==> flow/design.v <==
module as1802_cs(
	output int_b,
	output [3:0] EF_b,
	input [2:0] N,
	input xclk,
	input [2:0] addr,
	input A15,
	input MRD_b,
	input MWR_b,
	output LED = 0,
	inout [7:0] D,
	output reg [7:0] PORTA = 0,
	input [7:0] PORTB,
	output TXD,
	input RXD,
	output SCK,
	output SDO,
	input SDI
);
assign LED = PORTA[7];
reg [7:0] ior;
always @(*) begin
	case(addr)
		default: ior = 8'hxx;
		0: ior = PORTA;
		1: ior = PORTB;
		2: ior = uart_dout;
		3: ior = spi_dout;
		4: ior = timer[7:0];
		5: ior = timer[15:8];
	endcase
end
assign D = read_cond ? ior : 8'hzz;
assign int_b = (t_flag || !tmr_int_en) && (!uart_int_en || !uart_has_byte);
reg [15:0] timer = 0;
reg [15:0] ttop = 0;
reg t_flag = 1;
assign EF_b = ~{uart_busy, spi_busy, uart_has_byte, t_flag};
wire write_cond = !MWR_b && A15;
wire read_cond = !MRD_b && A15 && !write_cond;
reg timer_on = 0;
reg [2:0] tdiv = 0;
reg uart_int_en = 0;
reg tmr_int_en = 0;
always @(posedge xclk) begin
	tdiv <= tdiv + 1;
	if(tdiv == 0 && timer_on) timer <= timer + 1;
	if(timer == ttop) begin
		timer <= 0;
		t_flag <= ttop == 0 || !timer_on;
	end
	if(write_cond) case(addr)
		0: PORTA  <= D;
		1: begin
			if(D[7]) t_flag <= 1;
			else begin
				timer_on <= D[0];
				uart_int_en <= D[1];
				tmr_int_en <= D[2];
			end
		end
		4: timer[7:0]  <= D;
		5: timer[15:8] <= D;
		6: ttop[7:0]   <= D;
		7: ttop[15:8]  <= D;
	endcase
end
wire [7:0] uart_dout;
wire uart_busy;
wire uart_has_byte;
uart uart(
	.divisor(235),  
	.din(D),
	.dout(uart_dout),
	.TX(TXD),
	.RX(RXD),
	.start(write_cond && addr == 2),
	.busy(uart_busy),
	.has_byte(uart_has_byte),
	.clr_hb(read_cond && addr == 2),
	.clk(xclk)
);
wire [7:0] spi_dout;
wire spi_busy;
vliw_spi spi(
	.divisor(3),  
	.din(D),
	.dout(spi_dout),
	.SCLK(SCK),
	.DO(SDO),
	.DI(SDI),
	.start(write_cond && addr == 3),
	.busy(spi_busy),
	.clk(xclk)
);
endmodule
module uart(
	input [15:0] divisor,
	input [7:0] din,
	output reg [7:0] dout = 0,
	output reg TX = 1,
	input RX,
	input start,
	output reg busy = 0,
	output reg has_byte = 0,
	input clr_hb,
	input clk
);
reg [9:0] data_buff = 0;
reg [11:0] div_counter = 0;
reg [3:0] counter = 0;
reg receiving = 0;
reg [7:0] receive_buff = 0;
reg [3:0] receive_counter = 0;
reg [11:0] receive_div_counter = 0;
always @(posedge clk) begin
	if(clr_hb) has_byte <= 0;
	if(start) begin
		counter <= 4'b1011;
		div_counter <= 0;
		data_buff <= {1'b1, din, 1'b0};
		busy <= 1;
	end
	if(counter != 0) begin
		div_counter <= div_counter + 1;
		if(div_counter == divisor) begin
			div_counter <= 0;
			counter <= counter - 1;
			TX <= data_buff[0];
			data_buff <= {1'b1, data_buff[9:1]};
		end
	end else begin
		TX <= 1;
		busy <= start;
	end
	if(!receiving && !RX) begin
		receiving <= 1;
		receive_counter <= 4'b1000;
		receive_buff <= 0;
		receive_div_counter <= 0;
	end
	if(receiving) begin
		receive_div_counter <= receive_div_counter + 1;
		if(receive_div_counter == divisor) begin
			receive_div_counter <= 0;
			receive_counter <= receive_counter - 1;
			if(receive_counter == 0) begin
				receiving <= 0;
				dout <= receive_buff;
				has_byte <= 1;
			end else begin
				receive_buff <= {RX, receive_buff[7:1]};
			end
		end
	end
end
endmodule
module vliw_spi(
	input [7:0] divisor,
	input [7:0] din,
	output reg [7:0] dout = 0,
	output reg SCLK = 0,
	output reg DO = 0,
	input DI,
	input start,
	output reg busy = 0,
	input clk
);
reg [7:0] data_out_buff = 0;
reg [7:0] data_in_buff = 0;
reg [3:0] div_counter = 0;
reg [4:0] counter = 5'b11111;
always @(posedge clk) begin
	if(start) begin
		counter <= 5'b10000;
		div_counter <= 0;
		data_out_buff <= din;
		data_in_buff <= 1;
		SCLK <= 0;
	end
	if(counter != 5'b11111) begin
		busy <= 1;
		div_counter <= div_counter + 1;
		if(div_counter == divisor) begin
			div_counter <= 0;
			counter <= counter - 1;
			if(!counter[0]) begin
				DO <= data_out_buff[7];
				data_out_buff <= {data_out_buff[6:0], 1'b0};
				SCLK <= 0;
			end else begin
				SCLK <= 1;
				data_in_buff <= {data_in_buff[6:0], DI};
			end
		end
	end else begin
		SCLK <= 0;
		DO <= 0;
		busy <= 0;
		dout <= data_in_buff;
	end
end
endmodule
* Step by step through the tools: as1802_cs *
What the tools print for as1802_cs, step after step.
Lines are those of the file above, counted from 1.
Operators carry their Yosys type and port widths (W data, S select, Z words).
A cell with - has no value.

design
  design top = as1802_cs
  clock = xclk
  cell library = sky130hd
  library corner = tt_025C_1v80

* After elaboration *
Yosys after proc, flatten, opt, wreduce and memory -nomap, before mapping. Memory bits, and registers merged into a memory's read port (data or address), are not among the register bits. Print and check cells are not counted. Equal cells are merged and count once.

storage and ports
  latch bits = 0
  RAM bits = 0
  memories kept = 0
  output and inout bits = 25
  clocked read ports x word width = 0
  bits of input ports = 20
  cells after elaboration = 149
  ROM bits = 0
  flip-flop bits (word level) = 144

cells by class
  add/subtract/negate cells = 8
  shift operators = 0
  muxes and demuxes = 61
  magnitude comparators = 0
  divide/modulo/power cells = 0
  multiply operators = 0
  bitwise gates (word level) = 3
  equal/unequal tests = 13
  reductions and logical operators = 36

operator list
  kind                     count
  $mux W8                  21
  $mux W12                 6
  $pmux W8 S6              1
  $mux W4                  9
  $mux W10                 3
  $add A12 B1 Y12 const B  2
  $eq A12 B8 Y1 const B    2
  $mux W1                  18
  $add A16 B1 Y16 const B  1
  $eq A16 B16 Y1           1
  $logic_not A16 Y1        1
  $mux W5                  3
  $eq A3 B3 Y1 const B     4
  $logic_and A1 B1 Y1      9
  $logic_not A1 Y1         9
  $reduce_and A2 Y1        4
  $reduce_bool A2 Y1       4
  $sub A4 B1 Y4 const B    2
  $eq A3 B2 Y1 const B     2
  $logic_not A3 Y1         2
  $reduce_and A3 Y1        2
  $sub A5 B1 Y5 const B    1
  $ne A5 B5 Y1 const B     1
  $add A4 B1 Y4 const B    1
  $eq A4 B2 Y1 const B     1
  $not A4 Y4               1
  $logic_not A4 Y1         1
  $reduce_bool A4 Y1       1

Other operator kinds: 5; their cells: 8.

* Depth *
Longest topological path by Yosys (ltp), each cell counted once; first at word level (registers and memories cut), then after technology mapping (sequential cells cut; the memories' decode and read muxes count).

depth
  depth after elaboration = 9
  ABC_AREA = 0
  mapped depth = 8
  depth with buffers taken out = 7

* Synthesis result *
Yosys stat after the flow's synthesis: flattened, memories mapped to cells. It holds for the ABC_AREA given above (unset counts as 0); a run with the other value may have another netlist.
Totals and module areas in this step are rounded.

mapped netlist
  cells in the netlist = 675
  buffers = 31
  cell area after synthesis = 6852 µm²
  mapped flip-flops = 144

cells by type
  cell type                  count  total area (µm²)
  sky130_fd_sc_hd__edfxtp_1  71     2.13E+03
  sky130_fd_sc_hd__dfxtp_1   73     1.46E+03
  sky130_fd_sc_hd__xnor2_1   40     350.336
  sky130_fd_sc_hd__nand2_1   81     304.042
  sky130_fd_sc_hd__nor2_1    68     255.245
  sky130_fd_sc_hd__o21ai_0   31     155.149
  sky130_fd_sc_hd__mux2i_1   15     150.144
  sky130_fd_sc_hd__xor2_1    15     131.376
  sky130_fd_sc_hd__a21oi_1   26     130.125
  sky130_fd_sc_hd__ha_1      10     125.12
  sky130_fd_sc_hd__nor2b_1   14     87.584
  sky130_fd_sc_hd__inv_1     23     86.333
  sky130_fd_sc_hd__nand3_1   17     85.082
  sky130_fd_sc_hd__nor4_4    4      85.082
  sky130_fd_sc_hd__a21o_1    11     82.579
  sky130_fd_sc_hd__and3_1    12     75.072
  sky130_fd_sc_hd__buf_2     15     75.072
  sky130_fd_sc_hd__nor3_1    15     75.072

Other cell types: 46; their cells: 134.
By module: a second synthesis without flattening, with its own total; a netlist apart from the flattened one above.

unflattened totals
  cell total of the unflattened synthesis = 698
  area total of the unflattened synthesis = 7421 µm²

Rows give one instance, submodules left out.

by module
  module     cells  area (µm²)  times used  seq. area (µm²)
  uart       285    3100        1           1572
  as1802_cs  284    2749        1           1181
  vliw_spi   129    1572        1           840.8

* Timing after synthesis *
Path of least setup slack by OpenSTA after synthesis, without wires, with an ideal clock, recovery checks aside; 20% of the period is set as input and as output delay. Where synthesis merged equal registers, the netlist keeps one of their names.

path post-synthesis
  path type = in2out
  start point = input addr[0]
  end point = output D[2]
  external output delay = 454 ps
  time at the first pin = 454 ps
  slack = 211 ps
  path buffers = 2
  delay of the path = 1151 ps
  arrival = 1605 ps
  clock period = 2270 ps
  driving pins on the path = 5
  period reached after synthesis = 2059 ps

"delay of the path" = arrival - input delay + setup time.
At an output port there is no setup time.
"driving pins on the path" counts driving pins, that of a launching flip-flop among them; a cell with two outputs on the path counts twice.
"period reached after synthesis" = period - worst setup slack (recovery checks aside). The figure is calculated, with input and output delays left at 20% of the set period.
Between the ends stands the longest chain of elaborated cells between them, by number of cells; it is not shown to be the way that was timed. Of several equally long chains one is given.
A line is the first line of the expression or statement that the cell stems from. Yosys adds cells for indexed reads and writes and turns some case tables into memories.

between the ends, post-synthesis
  cells stage by stage = sky130_fd_sc_hd__buf_2 -> sky130_fd_sc_hd__clkbuf_1 -> sky130_fd_sc_hd__a221oi_1 -> sky130_fd_sc_hd__a21oi_1 -> sky130_fd_sc_hd__nor2_1
  cells in the longest elaborated chain = 3

ends and longest elaborated chain, post-synthesis
  element       RTL line  source
  from (decl)   6         input [2:0] addr,
  $eq A3 B3 Y1  23        case(addr)
  $pmux W8 S6   23
  $mux W8       33        assign D = read_cond ? ior : 8'hzz;
  to (decl)     11        inout [7:0] D,

* Timing after layout *
Path of least setup slack in the final report of run 1 (OpenROAD, finished layout, wires in). Where an end is a register, its clock arrival counts in the times.
The report prints the path's times to 10 ps; the period is as set.

path after layout
  path type = reg2out
  start point = register PORTA[2]
  end point = output D[2]
  clock period = 1880 ps
  external output delay = 380 ps
  path buffers = 0
  time at the first pin = 420 ps
  driving pins on the path = 4
  slack = -140 ps
  arrival = 1640 ps

Between the ends stands the longest chain of elaborated cells between them, by number of cells; it is not shown to be the way that was timed. Of several equally long chains one is given.

between the ends, after layout
  cells stage by stage = sky130_fd_sc_hd__edfxtp_1 -> sky130_fd_sc_hd__or3_1 -> sky130_fd_sc_hd__a21oi_2 -> sky130_fd_sc_hd__nor2_4
  cells in the longest elaborated chain = 2

ends and longest elaborated chain, after layout
  element        RTL line  source
  from (decl)    12        output reg [7:0] PORTA = 0,
  from (assign)  53        0: PORTA <= D;
  $pmux W8 S6    23        case(addr)
  $mux W8        33        assign D = read_cond ? ior : 8'hzz;
  to (decl)      11        inout [7:0] D,

Ticket comment

Settings and measured results of 2 stored flow runs for module as1802_cs (sky130hd), not sorted in any way. The constraints put input and output delay at 20% of the set period each and load the outputs with 0.01 pF.
By "period reached" is meant the clock period of the run minus its worst setup slack. This is arithmetic on one report: input and output delays are still those of the set period (20% each).
"time used up by the worst setup path" = time allowed to the worst setup path (clock period - input delay - output delay, where it has them) - its slack; a late launch clock adds to it, a late capture clock takes from it.
"total power of the final layout" is the tool's figure for a default switching activity; nothing was simulated.
"time used up by the worst setup path" is given in steps of 10 ps.
The measured numbers are rounded.
Among the settings, - means not set for that run.

item                                          run 1    run 2
period_ns                                     1.88     1.4
CORE_UTILIZATION                              16       45
HOLD_SLACK_MARGIN                             0.2      -
CORE_MARGIN                                   8        2
CELL_PAD_IN_SITES_GLOBAL_PLACEMENT            2        -
ABC_AREA                                      0        1
CTS_CLUSTER_DIAMETER                          216      -
CAP_MARGIN                                    20       20
SLEW_MARGIN                                   20       35
SETUP_SLACK_MARGIN                            -        0.38
PLACE_DENSITY_LB_ADDON                        -        0.07
GPL_TIMING_DRIVEN                             -        1
MIN_ROUTING_LAYER                             -        met2
total die area (µm²)                          49700    17180
worst-case hold slack (ps)                    135      23
utilization after layout                      0.226    0.756
period reached (ps)                           2015     1782
worst setup slack after layout (ps)           -135     -382
summed negative setup slack (ps)              -492     -17880
post-synthesis cell area (µm²)                6852     7266
standard-cell area of the final layout (µm²)  9663     11970
total power of the final layout (µW)          10820    17400
time used up by the worst setup path (ps)     1640     1500
critical path kind                            reg2out  reg2out
